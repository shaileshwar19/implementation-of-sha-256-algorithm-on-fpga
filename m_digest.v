==> flow/design.v <==
module m_digest(
    input clk, rst,
    input [6:0] counter_iteration,
    input [31:0] a_in, b_in, c_in, d_in, e_in, f_in, g_in, h_in,
    output reg [255:0] m_digest_final
);
    reg temp_delay = 0;
    reg [31:0] H0, H1, H2, H3, H4, H5, H6, H7;
always @(posedge clk) begin
        if (!rst) begin
            temp_delay = 0;
            m_digest_final = 256'd0;
            H0 = 32'h6a09e667; H1 = 32'hbb67ae85;
            H2 = 32'h3c6ef372; H3 = 32'ha54ff53a;
            H4 = 32'h510e527f; H5 = 32'h9b05688c;
            H6 = 32'h1f83d9ab; H7 = 32'h5be0cd19;
        end else if (counter_iteration == 7'd64 && !temp_delay) begin
            H0 = H0 + a_in; H1 = H1 + b_in;
            H2 = H2 + c_in; H3 = H3 + d_in;
            H4 = H4 + e_in; H5 = H5 + f_in;
            H6 = H6 + g_in; H7 = H7 + h_in;
            m_digest_final = {H0, H1, H2, H3, H4, H5, H6, H7};
            temp_delay = 1;
        end
    end
endmodule
-- Step by step through the tools: m_digest
Tool output for the design above, in the order of the flow.
Lines are those of the file above, counted from 1.
Operators carry their Yosys type and port widths (W data, S select, Z words).
Library cell names are shortened.
Not given: --
- top: m_digest
- clock input: clk
- library: sky130hd
- library corner: tt_025C_1v80

-- Elaborated design
Yosys after proc, flatten, opt, wreduce and memory -nomap, before mapping. Enables and synchronous resets that opt folds into registers are not counted as muxes. Memory bits, and registers merged into a memory's read port (data or address), are not among the register bits. Print and check cells are not counted. Equal cells are merged and count once.
- add/subtract/negate cells at 8
- equality and inequality tests: 1
- noted reductions and logical operators: 2
- operators by type and width (kind ; number):
    $add A32 B32 Y32 ; 8
    $eq A7 B7 Y1 const B ; 1
    $logic_and A1 B1 Y1 ; 1
    $logic_not A1 Y1 ; 1
- noted flip-flop bits (word level): 513
- input bits at 265
- output and inout bits at 256
- noted cells after elaboration: 21

-- Logic depth
Longest topological path by Yosys (ltp), each cell counted once; first at word level (registers and memories cut), then after technology mapping (sequential cells cut; the memories' decode and read muxes count).
- word-level depth at 2
- noted ABC_AREA: 0
- noted mapped depth: 12
- noted mapped depth without buffers: 12

-- Mapped cells and area
Source: synth_stat.txt of the flow (Yosys; design flattened, memories mapped). It holds for the ABC_AREA given above (unset counts as 0); a run with the other value may have another netlist.
- cell types (cell type ; number ; area in all (um^2)):
    dfxtp_1 ; 393 ; 7.87E+03
    ha_1 ; 248 ; 3.1E+03
    a21oi_1 ; 497 ; 2.49E+03
    nand2_1 ; 569 ; 2.14E+03
    xnor2_1 ; 136 ; 1.19E+03
    a21o_1 ; 142 ; 1.07E+03
    buf_4 ; 120 ; 900.864
    o21ai_0 ; 153 ; 765.734
    xor2_1 ; 71 ; 621.846
    nor2_1 ; 127 ; 476.707
    clkbuf_1 ; 125 ; 469.2
    nand3_1 ; 64 ; 320.307
    a211oi_1 ; 41 ; 307.795
    o21bai_1 ; 34 ; 255.245
    o21a_1 ; 32 ; 240.23
    a211o_1 ; 27 ; 236.477
    nor3_1 ; 44 ; 220.211
    a31oi_1 ; 33 ; 206.448
Not listed: further types 60, cells in them 429.
- noted cells in the netlist: 3285
- cell area after synthesis at 0.0259687 mm^2
- sequential area at 0.0078675 mm^2
- noted mapped flip-flops: 393
- buffer cells at 262

-- Timing after synthesis
OpenSTA on the mapped netlist: ideal clock, no wires. The path of least setup slack (recovery checks aside). Input and output delay are each 20% of the period. Register names are those of the netlist, which keeps one name where synthesis merged equal registers.
- kind: input -> register
- start point: input port a_in[0]
- end point: register m_digest_final[252]
- clock period: 3.58 ns
- noted library setup time: 0.116 ns
- time at the first pin: 0.716 ns
- data arrival time at 3.481 ns
- noted setup slack: -0.018 ns
- delay of the path: 2.881 ns
- noted stages: 12
- synthesis period reached: 3.598 ns
"delay of the path" is the arrival time less input delay plus setup time.
"stages": output pins that drive a net of the path, with the launching flip-flop's if there is one; two outputs of one cell count as two.
"synthesis period reached" is the clock period less the worst setup slack; recovery checks do not enter. This is arithmetic on one report: input and output delays are still those of the set period (20% each).
Between the ends stands the longest chain of elaborated cells between them, by number of cells; it is not shown to be the way that was timed. Of several equally long chains one is given.
Each line given opens the expression or statement behind the cell; cells for indexed reads and writes are added by Yosys, which also makes memories of some case tables.
- path through: ha_1 > fa_1 > a21o_1 > a21oi_1 > o21ai_1 > a2111oi_0 > nor4_1 > o32ai_1 > nor4_1 > o311ai_0 > nor2b_1 > a31o_2
- cells in the longest elaborated chain: 1
- ends and longest elaborated chain, after synthesis (item ; line ; text):
    from (decl) ; 4 ; input [31:0] a_in, b_in, c_in, d_in, e_in, f_in, g_in, h_in,
    $add A32 B32 Y32 ; 18 ; H0 = H0 + a_in; H1 = H1 + b_in;
    to (assign) ; 12 ; m_digest_final = 256'd0;
    to (assign) ; 22 ; m_digest_final = {H0, H1, H2, H3, H4, H5, H6, H7};
    to (decl) ; 5 ; output reg [255:0] m_digest_final

-- Path in the finished layout
From the final timing report of stored run 1: the path of least setup slack in the routed layout; clock arrival at registers is part of the times.
- kind: input -> register
- start point: input port a_in[0]
- end point: register m_digest_final[254]
- clock period: 4.07 ns
- noted library setup time: 0.11 ns
- time at the first pin: 0.81 ns
- data arrival time at 4.29 ns
- noted setup slack: 0.26 ns
- noted stages: 15
Between the ends stands the longest chain of elaborated cells between them, by number of cells; it is not shown to be the way that was timed. Of several equally long chains one is given.
- path through: clkdlybuf4s50_1 > ha_1 > fa_1 > a21o_1 > a21oi_1 > o21ai_1 > a2111oi_0 > buf_4 > nor4_1 > o32ai_1 > buf_4 > o21a_1 > o31a_1 > mux2i_1 > nand2_1
- cells in the longest elaborated chain: 1
- ends and longest elaborated chain, after layout (item ; line ; text):
    from (decl) ; 4 ; input [31:0] a_in, b_in, c_in, d_in, e_in, f_in, g_in, h_in,
    $add A32 B32 Y32 ; 18 ; H0 = H0 + a_in; H1 = H1 + b_in;
    to (assign) ; 12 ; m_digest_final = 256'd0;
    to (assign) ; 22 ; m_digest_final = {H0, H1, H2, H3, H4, H5, H6, H7};
    to (decl) ; 5 ; output reg [255:0] m_digest_final

2 stored runs of m_digest in the flow (synthesis by Yosys, layout by OpenROAD, sky130hd cells), in arbitrary order. Constraints: input delay and output delay 20% of the set period each, output load 0.01 pF.
"reached clock period" = clock period - worst setup slack. The figure is calculated, with input and output delays left at 20% of the set period.
"time used up by the worst setup path" is the time allowed to the run's worst setup path (the clock period less input and output delay, where it has them) less its slack. Clock arrival times count: a late capture clock shortens it, a late launch clock lengthens it.
By "total power of the final layout" is meant OpenSTA's value without simulated activity: inputs other than the clock are taken to toggle once in ten clock periods, and the tool carries that through the logic.

Stored run 1

==> flow/run.sh <==
#!/bin/bash
# the make line also repeats the synthesis and layout settings of config.mk as NAME=value (left out here)
make -C /OpenROAD-flow-scripts/flow DESIGN_CONFIG=/design/flow/config.mk WORK_HOME=/design/flow/orfs CLKGATE_MAP_FILE= finish
==> flow/config.mk <==
export PLATFORM = sky130hd
export DESIGN_NAME = m_digest
export DESIGN_NICKNAME = m_digest
export VERILOG_FILES = /design/flow/design.v
export SDC_FILE = /design/flow/constraint.sdc
export NUM_CORES = 4
export LEC_CHECK = 0
export ABC_AREA = 0
export CAP_MARGIN = 20
export CELL_PAD_IN_SITES_DETAIL_PLACEMENT = 1
export CORE_ASPECT_RATIO = 0.62
export CORE_MARGIN = 10
export CORE_UTILIZATION = 35
export CTS_CLUSTER_DIAMETER = 250
export GPL_ROUTABILITY_DRIVEN = 0
export HOLD_SLACK_MARGIN = 0.15
export PLACE_DENSITY_LB_ADDON = 0.26
export SLEW_MARGIN = 0
==> flow/constraint.sdc <==
create_clock -name core_clock -period 4.07 [get_ports {clk}]
set_input_delay 0.8140 -clock core_clock [delete_from_list [all_inputs] [get_ports {clk}]]
set_output_delay 0.8140 -clock core_clock [all_outputs]
set_load 0.01 [all_outputs]

Measured in stored run 1:
- worst hold slack at 0.453 ns
- synthesized cell area at 0.0259687 mm^2
- smallest setup slack at 0.259 ns
- noted the standard-cell area after routing: 0.0332694 mm^2
- noted the die size: 0.0858044 mm^2
- noted the setup TNS: 0.000 ns
- post-layout utilization: 45.4 %
- total power of the final layout at 9.693 mW
- reached clock period at 3.811 ns
- time used up by the worst setup path at 3.00 ns
- class of the worst setup path: input -> register

Stored run 2

==> flow/run.sh <==
#!/bin/bash
# the make line also repeats the synthesis and layout settings of config.mk as NAME=value (left out here)
make -C /OpenROAD-flow-scripts/flow DESIGN_CONFIG=/design/flow/config.mk WORK_HOME=/design/flow/orfs CLKGATE_MAP_FILE= finish
==> flow/config.mk <==
export PLATFORM = sky130hd
export DESIGN_NAME = m_digest
export DESIGN_NICKNAME = m_digest
export VERILOG_FILES = /design/flow/design.v
export SDC_FILE = /design/flow/constraint.sdc
export NUM_CORES = 4
export LEC_CHECK = 0
export ABC_AREA = 1
export CAP_MARGIN = 20
export CORE_MARGIN = 2
export CORE_UTILIZATION = 38
export GPL_ROUTABILITY_DRIVEN = 1
export MAX_ROUTING_LAYER = met4
export PLACE_DENSITY = 0.41
export SETUP_SLACK_MARGIN = -0.13
export SLEW_MARGIN = 20
export TNS_END_PERCENT = 70
==> flow/constraint.sdc <==
create_clock -name core_clock -period 3.05 [get_ports {clk}]
set_input_delay 0.6100 -clock core_clock [delete_from_list [all_inputs] [get_ports {clk}]]
set_output_delay 0.6100 -clock core_clock [all_outputs]
set_load 0.01 [all_outputs]

Measured in stored run 2:
- worst hold slack at 0.462 ns
- synthesized cell area at 0.0314439 mm^2
- smallest setup slack at 0.690 ns
- noted the standard-cell area after routing: 0.0388335 mm^2
- noted the die size: 0.0850626 mm^2
- noted the setup TNS: 0.000 ns
- post-layout utilization: 47.4 %
- total power of the final layout at 14.159 mW
- reached clock period at 2.360 ns
- time used up by the worst setup path at 1.75 ns
- class of the worst setup path: register -> output

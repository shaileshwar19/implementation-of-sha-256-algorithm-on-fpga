==> flow/design.v <==
module interative_processing(
    input clk, rst, padding_done,
    input [6:0] counter_iteration,
    input [31:0] w, k,
    output reg [31:0] a_out, b_out, c_out, d_out, e_out, f_out, g_out, h_out
);
    reg [31:0] t1, t2;
    wire [31:0] ep0, ep1, ch, maj;
    assign ep0 = ({a_out[1:0], a_out[31:2]} ^ {a_out[12:0], a_out[31:13]} ^ {a_out[21:0], a_out[31:22]});
    assign ep1 = ({e_out[5:0], e_out[31:6]} ^ {e_out[10:0], e_out[31:11]} ^ {e_out[24:0], e_out[31:25]});
    assign ch = (e_out & f_out) ^ (~e_out & g_out);
    assign maj = (a_out & b_out) ^ (a_out & c_out) ^ (b_out & c_out);
    always @(posedge clk) begin
        if (!rst) begin
            a_out <= 32'h6a09e667;
            b_out <= 32'hbb67ae85;
            c_out <= 32'h3c6ef372;
            d_out <= 32'ha54ff53a;
            e_out <= 32'h510e527f;
            f_out <= 32'h9b05688c;
            g_out <= 32'h1f83d9ab;
            h_out <= 32'h5be0cd19;
        end else if (padding_done && counter_iteration < 64) begin
            t1 = h_out + ep1 + ch + k + w;
            t2 = ep0 + maj;
            h_out <= g_out;
            g_out <= f_out;
            f_out <= e_out;
            e_out <= d_out + t1;
            d_out <= c_out;
            c_out <= b_out;
            b_out <= a_out;
            a_out <= t1 + t2;
        end
    end
endmodule
Tool chain data of interative_processing
Tool output for the design above, in the order of the flow.
Lines are those of the file above, counted from 1.
Cell names lack the library's common part.
Not given: -

set-up
  top module = interative_processing
  clock input = clk
  cell library = sky130hd
  timing corner = tt_025C_1v80

Word level
Counts by Yosys on the flattened word-level netlist (proc, flatten, opt, wreduce; memories kept). Register bits leave out memories and registers merged into their read ports (data or address); mux counts leave out enables and synchronous resets folded into registers. Print and check cells are left out. Cells with the same type and inputs are merged into one.

operators by class
  order comparisons = 1
  bitwise gates (word level) = 13
  reduce/logical cells = 1
  add/sub/neg operators = 7

operator list
  cell                                        count
  32-bit adder                                7
  32-bit bitwise XOR                          7
  32-bit AND                                  5
  32-bit NOT                                  1
  7-bit < comparator (second input constant)  1
  1-bit logical AND                           1

word-level totals
  bits in registers = 256
  output and inout bits = 256
  word-level cells = 30

Longest topological paths
Longest topological path by Yosys (ltp), each cell counted once; first at word level (registers and memories cut), then after technology mapping (sequential cells cut; the memories' decode and read muxes count).

logic depth
  depth after elaboration = 7
  ABC_AREA = 0
  gate-level depth with buffers = 29
  gate-level depth less buffers = 28

Mapped cells and area
Source: synth_stat.txt of the flow (Yosys; design flattened, memories mapped). It holds for the ABC_AREA given above (unset counts as 0); a run with the other value may have another netlist.
The area totals of this step are shown rounded.

synthesis totals
  cells in the netlist = 2,285
  mapped area = 18,760 µm²
  area of sequential cells = 5,125 µm²
  flip-flops = 256

cell types
  cell type  count  total area (µm²)
  dfxtp_1    256    5.12E+03
  fa_1       125    2,502.4
  nand2_1    459    1.72E+03
  xnor2_1    156    1,366.31
  ha_1       93     1.16E+03
  inv_1      248    930.893
  a21boi_0   95     713.184
  nand3_1    129    645.619
  clkbuf_1   149    559.286
  xor2_1     52     455.437
  a21o_1     57     427.91
  a21oi_1    73     365.35
  o21ai_0    66     330.317
  o211ai_1   41     307.795
  mux2i_1    22     220.211
  maj3_1     21     210.202
  a211oi_1   17     127.622
  mux2_2     11     123.869

Other cell types: 45; their cells: 215.

Worst setup path after synthesis
OpenSTA on the mapped netlist: ideal clock, no wires. The path of least setup slack (recovery checks aside). Input and output delay are each 20% of the period. Register names are those of the netlist, which keeps one name where synthesis merged equal registers.

timing after synthesis
  path type = in2reg
  start point = input w[1]
  end point = register a_out[31]
  setup time = 122 ps
  stages = 27
  external input delay = 1,608 ps
  delay of the path = 6,240 ps
  required time = 7,918 ps
  arrival = 7,726 ps
  launch time at the first pin = 1,608 ps
  setup slack = 193 ps
  period = 8,040 ps
  period reached after synthesis = 7,847 ps

"delay of the path" is the arrival time less input delay plus setup time.
"stages": output pins that drive a net of the path, with the launching flip-flop's if there is one; two outputs of one cell count as two.
"period reached after synthesis" is the clock period less the worst setup slack; recovery checks do not enter. This is arithmetic on one report: input and output delays are still those of the set period (20% each).
The rows between start and end are the longest chain of elaborated cells between them; the timing report does not say that the signal goes this way. Where chains are equally long, one stands for them.
A line is the first line of the expression or statement that the cell stems from. Yosys adds cells for indexed reads and writes and turns some case tables into memories.

on the way, after synthesis
  cell sequence = inv_1 fa_1 fa_1 fa_1 inv_1 ha_1 fa_1 a211oi_1 o21ai_0 o311ai_0 a21boi_0 o21a_1 o21ai_0 nand2b_1 a21oi_1 xnor2_1 fa_1 ha_1 and4_1 a32oi_1 o21ai_0 and3_1 o31ai_1 o31ai_1 xnor2_1 xnor2_1 o21ai_0
  length of the longest elaborated chain = 2

RTL lines, path after synthesis
  what                line  text
  start: declaration  4     input [31:0] w, k,
  32-bit adder        24    t1 = h_out + ep1 + ch + k + w;
  32-bit adder        33    a_out <= t1 + t2;
  end: assignment     15    a_out <= 32'h6a09e667;
  end: assignment     33
  end: declaration    5     output reg [31:0] a_out, b_out, c_out, d_out, e_out, f_out, g_out, h_out

Path in the finished layout
Path of least setup slack in the final report of flow run 1 (OpenROAD, finished layout, wires in). Where an end is a register, its clock arrival counts in the times.
The report prints the path's times to 10 ps; the period is as set.

timing after layout
  path type = in2reg
  start point = input k[5]
  end point = register a_out[29]
  arrival = 6,920 ps
  launch time at the first pin = 970 ps
  stages = 29
  external input delay = 970 ps
  required time = 5,240 ps
  setup time = 160 ps
  period = 4,840 ps
  setup slack = -1,680 ps

The rows between start and end are the longest chain of elaborated cells between them; the timing report does not say that the signal goes this way. Where chains are equally long, one stands for them.

on the way, after layout
  cell sequence = dlygate4sd2_1 inv_1 fa_1 inv_2 fa_1 fa_1 ha_4 o21ai_1 nand2b_1 a31oi_4 o21ai_4 and2_4 a41oi_2 o21bai_1 a21oi_1 xnor2_1 buf_4 fa_2 ha_4 a21o_1 a21o_1 a21oi_4 buf_6 nor3_4 nor3_4 a211oi_2 nor2b_1 xor2_1 o211ai_1
  length of the longest elaborated chain = 3

RTL lines, path after layout
  what                       line  text
  start: declaration         4     input [31:0] w, k,
  32-bit adder (2 in a row)  24    t1 = h_out + ep1 + ch + k + w;
  32-bit adder               33    a_out <= t1 + t2;
  end: assignment            15    a_out <= 32'h6a09e667;
  end: assignment            33
  end: declaration           5     output reg [31:0] a_out, b_out, c_out, d_out, e_out, f_out, g_out, h_out

Subject: flow runs of interative_processing

Hi,

2 stored runs of interative_processing in the flow (synthesis by Yosys, layout by OpenROAD, sky130hd cells), in arbitrary order. Constraints: input delay and output delay 20% of the set period each, output load 0.01 pF.
"achieved period" is the run's clock period less its worst setup slack. It is reckoned from that one timing run; input and output delays stay at 20% of the period that was set.
"allowed time less slack (worst setup path)" is the time allowed to the run's worst setup path (the clock period less input and output delay, where it has them) less its slack. Clock arrival times count: a late capture clock shortens it, a late launch clock lengthens it.
"allowed time less slack (worst setup path)" is given in steps of 10 ps.
Results are given in rounded form.
Among the settings, n/a means not set for that run.

name                                             flow run 1  flow run 2
period_ns                                        4.84        6.86
CORE_UTILIZATION                                 41          48
SETUP_SLACK_MARGIN                               1.02        -0.32
PLACE_DENSITY_LB_ADDON                           0.27        0.16
CORE_ASPECT_RATIO                                1.63        n/a
CORE_MARGIN                                      5           5
ABC_AREA                                         0           1
GPL_TIMING_DRIVEN                                1           n/a
GPL_ROUTABILITY_DRIVEN                           1           n/a
CTS_CLUSTER_DIAMETER                             313         396
MAX_ROUTING_LAYER                                met5        met5
CAP_MARGIN                                       20          15
SLEW_MARGIN                                      20          15
CELL_PAD_IN_SITES_DETAIL_PLACEMENT               n/a         1
CTS_CLUSTER_SIZE                                 n/a         97
synthesized cell area (µm²)                      18,760      19,750
allowed time less slack (worst setup path) (ps)  5,550       6,510
critical path kind                               in2reg      in2reg
standard-cell area after layout (µm²)            29,060      25,630
total negative slack (ps)                        -61,550     -15,850
achieved period (ps)                             6,519       7,883
worst hold slack in the final report (ps)        492         510
setup slack of the critical path (ps)            -1,679      -1,023
utilization after routing (%)                    63.8        62.9
die outline area (µm²)                           50,260      45,290

Regards
